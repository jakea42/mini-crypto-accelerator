==> flow/design.v <==
`timescale 1ns / 1ps
module shift_rows(
    input clk_i,
    input rst_i,
    input fwd_ninv_i,  
    input [127:0] in_state,
    output logic [127:0] out_state
);
    logic [31:0] row0, row1, row2, row3;
    always_comb begin
        if (fwd_ninv_i) begin
            row0 = in_state[127:96];
            row1 = {in_state[87:80], in_state[79:72], in_state[71:64], in_state[95:88]};
            row2 = {in_state[47:40], in_state[39:32], in_state[63:56], in_state[55:48]};
            row3 = {in_state[7:0], in_state[31:24], in_state[23:16], in_state[15:8]};
        end else begin
            row0 = in_state[127:96];
            row1 = {in_state[71:64], in_state[95:88], in_state[87:80], in_state[79:72]};
            row2 = {in_state[47:40], in_state[39:32], in_state[63:56], in_state[55:48]};
            row3 = {in_state[23:16], in_state[15:8], in_state[7:0], in_state[31:24]};
        end
    end
    always @(posedge clk_i or posedge rst_i) begin
        if (rst_i) begin
            out_state <= 0;
        end else if (fwd_ninv_i) begin
            out_state <= {row0, row1, row2, row3};
        end else begin
            out_state <= {row0, row1, row2, row3};
        end
    end
endmodule
Step by step through the tools: shift_rows:

What the tools print for shift_rows, step after step.
Lines are those of the file above, counted from 1.
Operators: Yosys type, input widths -> output width; for muxes data width and select width s.
Cell names lack the library's common part.
The mark -- stands for no value.

* top: shift_rows
* clock input: clk_i
* cell library: sky130hd
* library corner: tt_025C_1v80

After elaboration:

Source: Yosys, flattened and elaborated, memories not mapped. Widths are those after wreduce; folded enables and synchronous resets count as part of the registers. Registers that Yosys merges into a memory's read port (data or address) are not register bits. Print and check cells do not count. Equal cells are merged and count once.

* muxes and demuxes: 2

Operator list (count)
* $mux 32: 2

* register bits after elaboration: 128
* bits of input ports: 131
* output and inout port bits: 128

Depth:

Longest topological path by Yosys (ltp), each cell counted once; first at word level (registers and memories cut), then after technology mapping (sequential cells cut; the memories' decode and read muxes count).

* depth after elaboration: 1
* ABC_AREA: 0
* depth in mapped cells: 3

After synthesis:

Source: synth_stat.txt of the flow (Yosys; design flattened, memories mapped). It holds for the ABC_AREA given above (unset counts as 0); a run with the other value may have another netlist.

* cell count: 200
* chip area (Yosys): 4284.1 um^2
* flip-flop cells: 128
* buffers: 7

Cells by type
* dfrtp_1: count 128, area in all 3.2E+03 um^2
* mux2_4: count 60, area in all 900.864 um^2
* buf_12: count 6, area in all 120.115 um^2
* mux2_2: count 4, area in all 45.043 um^2
* buf_6: count 1, area in all 11.261 um^2
* inv_1: count 1, area in all 3.754 um^2

Timing after synthesis:

Path of least setup slack by OpenSTA after synthesis, without wires, with an ideal clock, recovery checks aside; 20% of the period is set as input and as output delay. Where synthesis merged equal registers, the netlist keeps one of their names.

* path kind: input to register
* from: input port fwd_ninv_i
* to: register out_state[10]
* clock period: 1730 ps
* input delay: 346 ps
* launch time at the first pin: 346 ps
* arrival: 952 ps
* required time: 1605 ps
* slack: 653 ps
* path delay: 731 ps
* stages: 3
* path buffers: 2
* synthesis period reached: 1077 ps

"path delay" is the arrival time less input delay plus setup time.
"stages" counts driving pins, that of a launching flip-flop among them; a cell with two outputs on the path counts twice.
"synthesis period reached" = period - worst setup slack (recovery checks aside). The figure is calculated, with input and output delays left at 20% of the set period.
Between the ends stands the longest chain of elaborated cells between them, by number of cells; it is not shown to be the way that was timed. Of several equally long chains one is given.
Each line given opens the expression or statement behind the cell; cells for indexed reads and writes are added by Yosys, which also makes memories of some case tables.
A register here has more assigning lines than the two given.

* cell sequence: buf_6 buf_12 mux2_4
* cells in the longest elaborated chain: 1
* elaborated cells on any way between the ends: 1
* RTL lines with such cells: 1
* those cells by class: mux: 1

Ends and longest elaborated chain, post-synthesis
* start, declared: line 5 `input fwd_ninv_i,`
* $mux 32: line 11 `if (fwd_ninv_i) begin`
* end, assigned: line 27 `out_state <= {row0, row1, row2, row3};`
* end, assigned: line 29 `out_state <= {row0, row1, row2, row3};`
* end, declared: line 7 `output logic [127:0] out_state`

Timing after layout:

From the final timing report of entry B: the path of least setup slack in the routed layout; clock arrival at registers is part of the times.
The report prints the path's times to 10 ps; the period is as set.

* path kind: register to output
* from: register out_state[42]
* to: output port out_state[42]
* clock period: 857 ps
* external output delay: 170 ps
* launch time at the first pin: 500 ps
* arrival: 1030 ps
* required time: 690 ps
* slack: -350 ps
* stages: 2
* path buffers: 1

A register here has more assigning lines than the two given.

* cell sequence: dfrtp_1 buf_2
* cells in the longest elaborated chain: 0
* elaborated cells on any way between the ends: 0
* RTL lines with such cells: 0

Ends and longest elaborated chain, after layout
* start, declared: line 7 `output logic [127:0] out_state`
* start, assigned: line 27 `out_state <= {row0, row1, row2, row3};`
* start, assigned: line 29 `out_state <= {row0, row1, row2, row3};`
* end, declared: line 7

Measured data: module shift_rows, platform sky130hd, 2 stored runs of the flow under differing settings, order arbitrary. Input and output delays are each 20% of the period that was set; the output load is 0.01 pF.
"clock period reached" is the run's clock period less its worst setup slack. It is reckoned from that one timing run; input and output delays stay at 20% of the period that was set.
"critical setup path time" is the time allowed to the run's worst setup path (the clock period less input and output delay, where it has them) less its slack. Clock arrival times count: a late capture clock shortens it, a late launch clock lengthens it.
"total power of the final layout": no workload was simulated; the value follows from the tool's default switching activity.
"critical setup path time" is known to 10 ps.

### Entry A

Settings: `period_ns=0.698`, `CORE_UTILIZATION=66`, `SETUP_SLACK_MARGIN=0.12`, `PLACE_DENSITY_LB_ADDON=0.1`, `CORE_MARGIN=8`, `CELL_PAD_IN_SITES_GLOBAL_PLACEMENT=0`, `CELL_PAD_IN_SITES_DETAIL_PLACEMENT=0`, `GPL_TIMING_DRIVEN=1`, `GPL_ROUTABILITY_DRIVEN=1`, `CTS_CLUSTER_SIZE=93`, `CAP_MARGIN=35`, `SLEW_MARGIN=30`, `MAX_ROUTING_LAYER=met4`

Did not finish, placement stopped with FLW-0024.

### Entry B

Settings: `period_ns=0.857`, `CAP_MARGIN=20`, `CORE_MARGIN=2`, `CORE_UTILIZATION=40`, `SLEW_MARGIN=20`

- Total power of the final layout: 16.271 mW
- Standard-cell area of the final layout: 7589.8 um^2
- Die outline area: 11554.1 um^2
- Clock period reached: 1203 ps
- Critical setup path time: 1030 ps
- Type of the worst setup path: register to output
- Setup total negative slack: -40268 ps
- Worst setup slack after layout: -346 ps
- Utilization after layout: 0.732
- Chip area in the Yosys report: 4284.1 um^2
