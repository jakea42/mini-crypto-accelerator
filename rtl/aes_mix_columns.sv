==> flow/design.v <==
module aes_mix_single_column (
	input fwd_ninv_i,
	input logic  [31:0] col_i,
	output logic [31:0] col_o
);
	logic fwd;
	assign fwd = fwd_ninv_i;
	logic [7:0] rows [0:3];
	logic [7:0] bytes_buf [0:3];
	assign rows[3] = col_i[7:0];
	assign rows[2] = col_i[15:8];
	assign rows[1] = col_i[23:16];
	assign rows[0] = col_i[31:24];
	logic [7:0] a_1a, a_1b, a_2, a_3;
	assign a_1a = fwd ? 8'h01 : 8'h09;
	assign a_1b = fwd ? 8'h01 : 8'h0d;
	assign a_2  = fwd ? 8'h02 : 8'h0e;
	assign a_3  = fwd ? 8'h03 : 8'h0b;
    assign col_o = {bytes_buf[0],bytes_buf[1],bytes_buf[2],bytes_buf[3]};
	function [7:0] gmul_2(input [7:0] a);
		gmul_2 = {a[6:0],1'd0} ^ (8'h1b & {8{a[7]}});
	endfunction
	function [7:0] gmul_3(input [7:0] a);
		gmul_3 = gmul_2(a) ^ a;
	endfunction
	function [7:0] gmul_9(input [7:0] a);
		gmul_9 = gmul_2(gmul_2(gmul_2(a))) ^ a;
	endfunction
	function [7:0] gmul_b(input [7:0] a);
		gmul_b = gmul_2(gmul_2(gmul_2(a))) ^ gmul_2(a) ^ a;
	endfunction
	function [7:0] gmul_d(input [7:0] a);
		gmul_d = gmul_2(gmul_2(gmul_2(a))) ^ gmul_2(gmul_2(a)) ^ a;
	endfunction
	function [7:0] gmul_e(input [7:0] a);
		gmul_e = gmul_2(gmul_2(gmul_2(a))) ^ gmul_2(gmul_2(a)) ^ gmul_2(a);
	endfunction
	function [7:0] gmul1a (input [7:0] a);
		gmul1a = fwd ? a : gmul_9(a);
	endfunction
	function [7:0] gmul1b (input [7:0] a);
		gmul1b = fwd ? a : gmul_d(a);
	endfunction
	function [7:0] gmul2 (input [7:0] a);
		gmul2 = fwd ? gmul_2(a) : gmul_e(a);
	endfunction
	function [7:0] gmul3 (input [7:0] a);
		gmul3 = fwd ? gmul_3(a) : gmul_b(a);
	endfunction
	always_comb begin
		bytes_buf[0] = gmul2(rows[0]) ^ gmul3(rows[1]) ^ gmul1b(rows[2]) ^ gmul1a(rows[3]);
		bytes_buf[1] = gmul1a(rows[0]) ^ gmul2(rows[1]) ^ gmul3(rows[2]) ^ gmul1b(rows[3]);
		bytes_buf[2] = gmul1b(rows[0]) ^ gmul1a(rows[1]) ^ gmul2(rows[2]) ^ gmul3(rows[3]);
		bytes_buf[3] = gmul3(rows[0]) ^ gmul1b(rows[1]) ^ gmul1a(rows[2]) ^ gmul2(rows[3]);
	end
endmodule
module mix_columns (
	input clk_i,
	input rst_i,
	input fwd_ninv_i,
	input logic  [127:0] block_i,  
	output logic [127:0] block_o
);
	logic [31:0] col_pre;
	logic [31:0] col_post;
	logic [31:0] icols [0:3];
	logic [31:0] ocols [0:3];
	logic [127:0] block_post;
	assign {block_post[127:120],block_post[95:88],block_post[63:56],block_post[31:24]} = ocols[0];
	assign {block_post[119:112],block_post[87:80],block_post[55:48],block_post[23:16]} = ocols[1];
	assign {block_post[111:104],block_post[79:72],block_post[47:40],block_post[15:8]} = ocols[2];
	assign {block_post[103:96], block_post[71:64],block_post[39:32],block_post[7:0]} = ocols[3];
	always_comb begin
		icols[0] = {block_i[127:120],block_i[95:88],block_i[63:56],block_i[31:24]};
		icols[1] = {block_i[119:112],block_i[87:80],block_i[55:48],block_i[23:16]};
		icols[2] = {block_i[111:104],block_i[79:72],block_i[47:40],block_i[15:8]};
		icols[3] = {block_i[103:96], block_i[71:64],block_i[39:32],block_i[7:0]};
	end
	always_ff @(posedge clk_i) begin
		if (rst_i) begin
			block_o <= '0;
		end else begin
			block_o <= block_post;
		end
	end
	aes_mix_single_column c0 (
		.fwd_ninv_i(fwd_ninv_i),
		.col_i(icols[0]),
		.col_o(ocols[0])
	);
	aes_mix_single_column c1 (
		.fwd_ninv_i(fwd_ninv_i),
		.col_i(icols[1]),
		.col_o(ocols[1])
	);
	aes_mix_single_column c2 (
		.fwd_ninv_i(fwd_ninv_i),
		.col_i(icols[2]),
		.col_o(ocols[2])
	);
	aes_mix_single_column c3 (
		.fwd_ninv_i(fwd_ninv_i),
		.col_i(icols[3]),
		.col_o(ocols[3])
	);
endmodule
### Step by step through the tools: mix_columns

What the tools print for mix_columns, step after step.
Lines are those of the file above, counted from 1.
Not given: n/a

| design | value |
|---|---|
| top module | mix_columns |
| clock port | clk_i |
| standard-cell library | sky130hd |
| library corner | tt_025C_1v80 |

### Word-level counts

Counts by Yosys on the flattened word-level netlist (proc, flatten, opt, wreduce). Print and check cells are left out. Cells with the same type and inputs are merged into one.

| bit counts | value |
|---|---|
| bits in registers | 128 |
| elaborated cells | 273 |
| input port bits | 131 |
| output and inout bits | 128 |

| cells by class | value |
|---|---|
| muxes and demuxes | 64 |
| bitwise operators | 208 |

Operator list:

| cell | number |
|---|---|
| bitwise XOR 8 bit | 160 |
| two-way mux 8 bit | 64 |
| bitwise XOR 8 x 5 -> 8 bit | 48 |

### Longest topological paths

Yosys ltp: most cells in a row. Word level: on the elaborated netlist, between registers, memories and ports. Mapped: between sequential cells and ports; inverters and the memories' decode and read muxes count.

| depth | value |
|---|---|
| word-level depth | 9 |
| ABC_AREA | 0 |
| gate-level depth with buffers | 7 |
| depth with buffers taken out | 6 |

### Mapped cells and area

Source: synth_stat.txt of the flow (Yosys; design flattened, memories mapped). It holds for the ABC_AREA given above (unset counts as 0); a run with the other value may have another netlist.

Cell types:

| cell | number | total area (um2) |
|---|---|---|
| sky130_fd_sc_hd__xnor2_1 | 445 | 3.9E+03 |
| sky130_fd_sc_hd__dfxtp_1 | 128 | 2.56E+03 |
| sky130_fd_sc_hd__xnor3_1 | 106 | 2,387.29 |
| sky130_fd_sc_hd__xor2_1 | 142 | 1.24E+03 |
| sky130_fd_sc_hd__nor2_1 | 173 | 649.373 |
| sky130_fd_sc_hd__xor3_1 | 12 | 285.274 |
| sky130_fd_sc_hd__clkbuf_1 | 54 | 202.694 |
| sky130_fd_sc_hd__buf_2 | 25 | 125.12 |
| sky130_fd_sc_hd__xnor2_2 | 7 | 113.859 |
| sky130_fd_sc_hd__o21ai_0 | 17 | 85.082 |
| sky130_fd_sc_hd__xnor2_4 | 3 | 82.579 |
| sky130_fd_sc_hd__nor2b_1 | 10 | 62.56 |
| sky130_fd_sc_hd__mux2i_1 | 6 | 60.058 |
| sky130_fd_sc_hd__nand2_1 | 16 | 60.058 |
| sky130_fd_sc_hd__a21oi_1 | 11 | 55.053 |
| sky130_fd_sc_hd__xor2_2 | 3 | 48.797 |
| sky130_fd_sc_hd__or3_1 | 7 | 43.792 |
| sky130_fd_sc_hd__nor3_1 | 8 | 40.038 |

Not listed: further types 17, cells in them 36.

| synthesis totals | value |
|---|---|
| mapped flip-flops | 128 |
| buffers | 91 |
| mapped cells | 1,209 |
| chip area (Yosys) | 12,264.3 um2 |

The figures by module come from a second, unflattened synthesis with its own total; it is not the netlist above.

| unflattened totals | value |
|---|---|
| cells (unflattened synthesis) | 1,218 |
| area (unflattened synthesis) | 12,893.6 um2 |

Each row is one instance without its submodules.

Modules:

| module | cells | area (um2) | sequential area (um2) | instances |
|---|---|---|---|---|
| aes_mix_single_column | 237 | 2,357.3 | 0.0 | 4 |
| mix_columns | 270 | 3,464.6 | 2,562.5 | 1 |

### Path before layout

OpenSTA on the mapped netlist: ideal clock, no wires. The path of least setup slack (recovery checks aside). Input and output delay are each 20% of the period. Register names are those of the netlist, which keeps one name where synthesis merged equal registers.

| timing after synthesis | value |
|---|---|
| path kind | input-to-reg |
| start point | input block_i[94] |
| end point | register block_o[27] |
| delay of the path | 1.976 ns |
| buffers on the path | 1 |
| time at the first pin | 0.464 ns |
| arrival time | 2.375 ns |
| setup time | 0.065 ns |
| setup slack | -0.120 ns |
| required time | 2.255 ns |
| period | 2.32 ns |
| driving pins on the path | 7 |
| period reached after synthesis | 2.44 ns |

"delay of the path" is the arrival time less input delay plus setup time.
"driving pins on the path" counts driving pins, that of a launching flip-flop among them; a cell with two outputs on the path counts twice.
"period reached after synthesis" = period - worst setup slack (recovery checks aside). The figure is calculated, with input and output delays left at 20% of the set period.
Between the ends stands the longest chain of elaborated cells between them, by number of cells; it is not shown to be the way that was timed. Of several equally long chains one is given.
Each line given opens the expression or statement behind the cell; cells for indexed reads and writes are added by Yosys, which also makes memories of some case tables.

| between the ends, after synthesis | value |
|---|---|
| path through | sky130_fd_sc_hd__clkbuf_1 sky130_fd_sc_hd__xnor3_2 sky130_fd_sc_hd__xnor2_2 sky130_fd_sc_hd__xnor3_1 sky130_fd_sc_hd__and2_4 sky130_fd_sc_hd__xnor3_4 sky130_fd_sc_hd__nor2_1 |
| length of the longest elaborated chain | 8 |

RTL lines, path after synthesis:

| what | line | source |
|---|---|---|
| start: declaration | 61 | `input logic [127:0] block_i,` |
| bitwise XOR 8 x 5 -> 8 bit (2 in a row) | 21 | `gmul_2 = {a[6:0],1'd0} ^ (8'h1b & {8{a[7]}});` |
| bitwise XOR 8 bit (2 in a row) | 33 | `gmul_d = gmul_2(gmul_2(gmul_2(a))) ^ gmul_2(gmul_2(a)) ^ a;` |
| two-way mux 8 bit | 42 | `gmul1b = fwd ? a : gmul_d(a);` |
| bitwise XOR 8 bit (3 in a row) | 54 | `bytes_buf[3] = gmul3(rows[0]) ^ gmul1b(rows[1]) ^ gmul1a(rows[2]) ^ gmul2(rows[3]);` |
| end: assignment | 81 | `block_o <= '0;` |
| end: assignment | 83 | `block_o <= block_post;` |
| end: declaration | 62 | `output logic [127:0] block_o` |

### Path in the finished layout

From the final timing report of run 1: the path of least setup slack in the routed layout; clock arrival at registers is part of the times.

| timing after layout | value |
|---|---|
| path kind | input-to-reg |
| start point | input fwd_ninv_i |
| end point | register block_o[20] |
| setup slack | -0.19 ns |
| required time | 3.70 ns |
| arrival time | 3.89 ns |
| buffers on the path | 4 |
| driving pins on the path | 7 |
| period | 3.42 ns |
| setup time | 0.14 ns |
| time at the first pin | 0.68 ns |

Between the ends stands the longest chain of elaborated cells between them, by number of cells; it is not shown to be the way that was timed. Of several equally long chains one is given.

| between the ends, after layout | value |
|---|---|
| path through | sky130_fd_sc_hd__clkdlybuf4s50_1 sky130_fd_sc_hd__buf_1 sky130_fd_sc_hd__buf_2 sky130_fd_sc_hd__clkbuf_1 sky130_fd_sc_hd__nor2_1 sky130_fd_sc_hd__xnor2_1 sky130_fd_sc_hd__nor2_1 |
| length of the longest elaborated chain | 4 |

RTL lines, path after layout:

| what | line | source |
|---|---|---|
| start: declaration | 60 | `input fwd_ninv_i,` |
| two-way mux 8 bit | 48 | `gmul3 = fwd ? gmul_3(a) : gmul_b(a);` |
| bitwise XOR 8 bit (3 in a row) | 54 | `bytes_buf[3] = gmul3(rows[0]) ^ gmul1b(rows[1]) ^ gmul1a(rows[2]) ^ gmul2(rows[3]);` |
| end: assignment | 81 | `block_o <= '0;` |
| end: assignment | 83 | `block_o <= block_post;` |
| end: declaration | 62 | `output logic [127:0] block_o` |

==> results <==
Measured results for mix_columns: 2 stored runs of the Yosys and OpenROAD flow on sky130hd. The settings differ; the order carries no meaning. The constraints put input and output delay at 20% of the set period each and load the outputs with 0.01 pF.
"achieved period": clock period set for the run, less the worst setup slack. It is reckoned from that one timing run; input and output delays stay at 20% of the period that was set.
By "allowed time less slack (worst setup path)" is meant the share of the clock period that the worst setup path is allowed (20% is reserved at inputs, 20% at outputs), minus its slack. Clock arrival times at its registers enter into it.
"total power after layout" rests on the timing tool's default activity at the inputs, not on a simulated workload.

#### Run 1

| setting | value |
|---|---|
| period_ns | `3.42` |
| CORE_UTILIZATION | `56` |
| SETUP_SLACK_MARGIN | `-0.21` |
| PLACE_DENSITY_LB_ADDON | `0.17` |
| CORE_MARGIN | `4` |
| ABC_AREA | `0` |
| GPL_TIMING_DRIVEN | `0` |
| CAP_MARGIN | `20` |
| SLEW_MARGIN | `20` |

| result | value |
|---|---|
| worst setup slack after layout | -0.188 ns |
| allowed time less slack (worst setup path) | 2.92 ns |
| worst setup path type | input-to-reg |
| total power after layout | 0.009082 W |
| synthesized cell area | 12,264.3 um2 |
| standard-cell area of the final layout | 15,107.0 um2 |
| achieved period | 3.608 ns |
| worst hold slack after layout | 0.722 ns |
| summed negative setup slack | -3.001 ns |
| area inside the die boundary | 24,332.9 um2 |

#### Run 2

| setting | value |
|---|---|
| period_ns | `3.31` |
| CORE_UTILIZATION | `42` |
| SETUP_SLACK_MARGIN | `0.62` |
| PLACE_DENSITY_LB_ADDON | `0.26` |
| CELL_PAD_IN_SITES_GLOBAL_PLACEMENT | `1` |
| CELL_PAD_IN_SITES_DETAIL_PLACEMENT | `2` |
| TNS_END_PERCENT | `30` |
| GPL_TIMING_DRIVEN | `1` |
| CTS_CLUSTER_SIZE | `70` |
| CTS_CLUSTER_DIAMETER | `335` |
| SLEW_MARGIN | `35` |
| MIN_ROUTING_LAYER | `met2` |
| CAP_MARGIN | `20` |
| CORE_MARGIN | `2` |

Stopped before the end: clock tree synthesis reported DPL-0033.
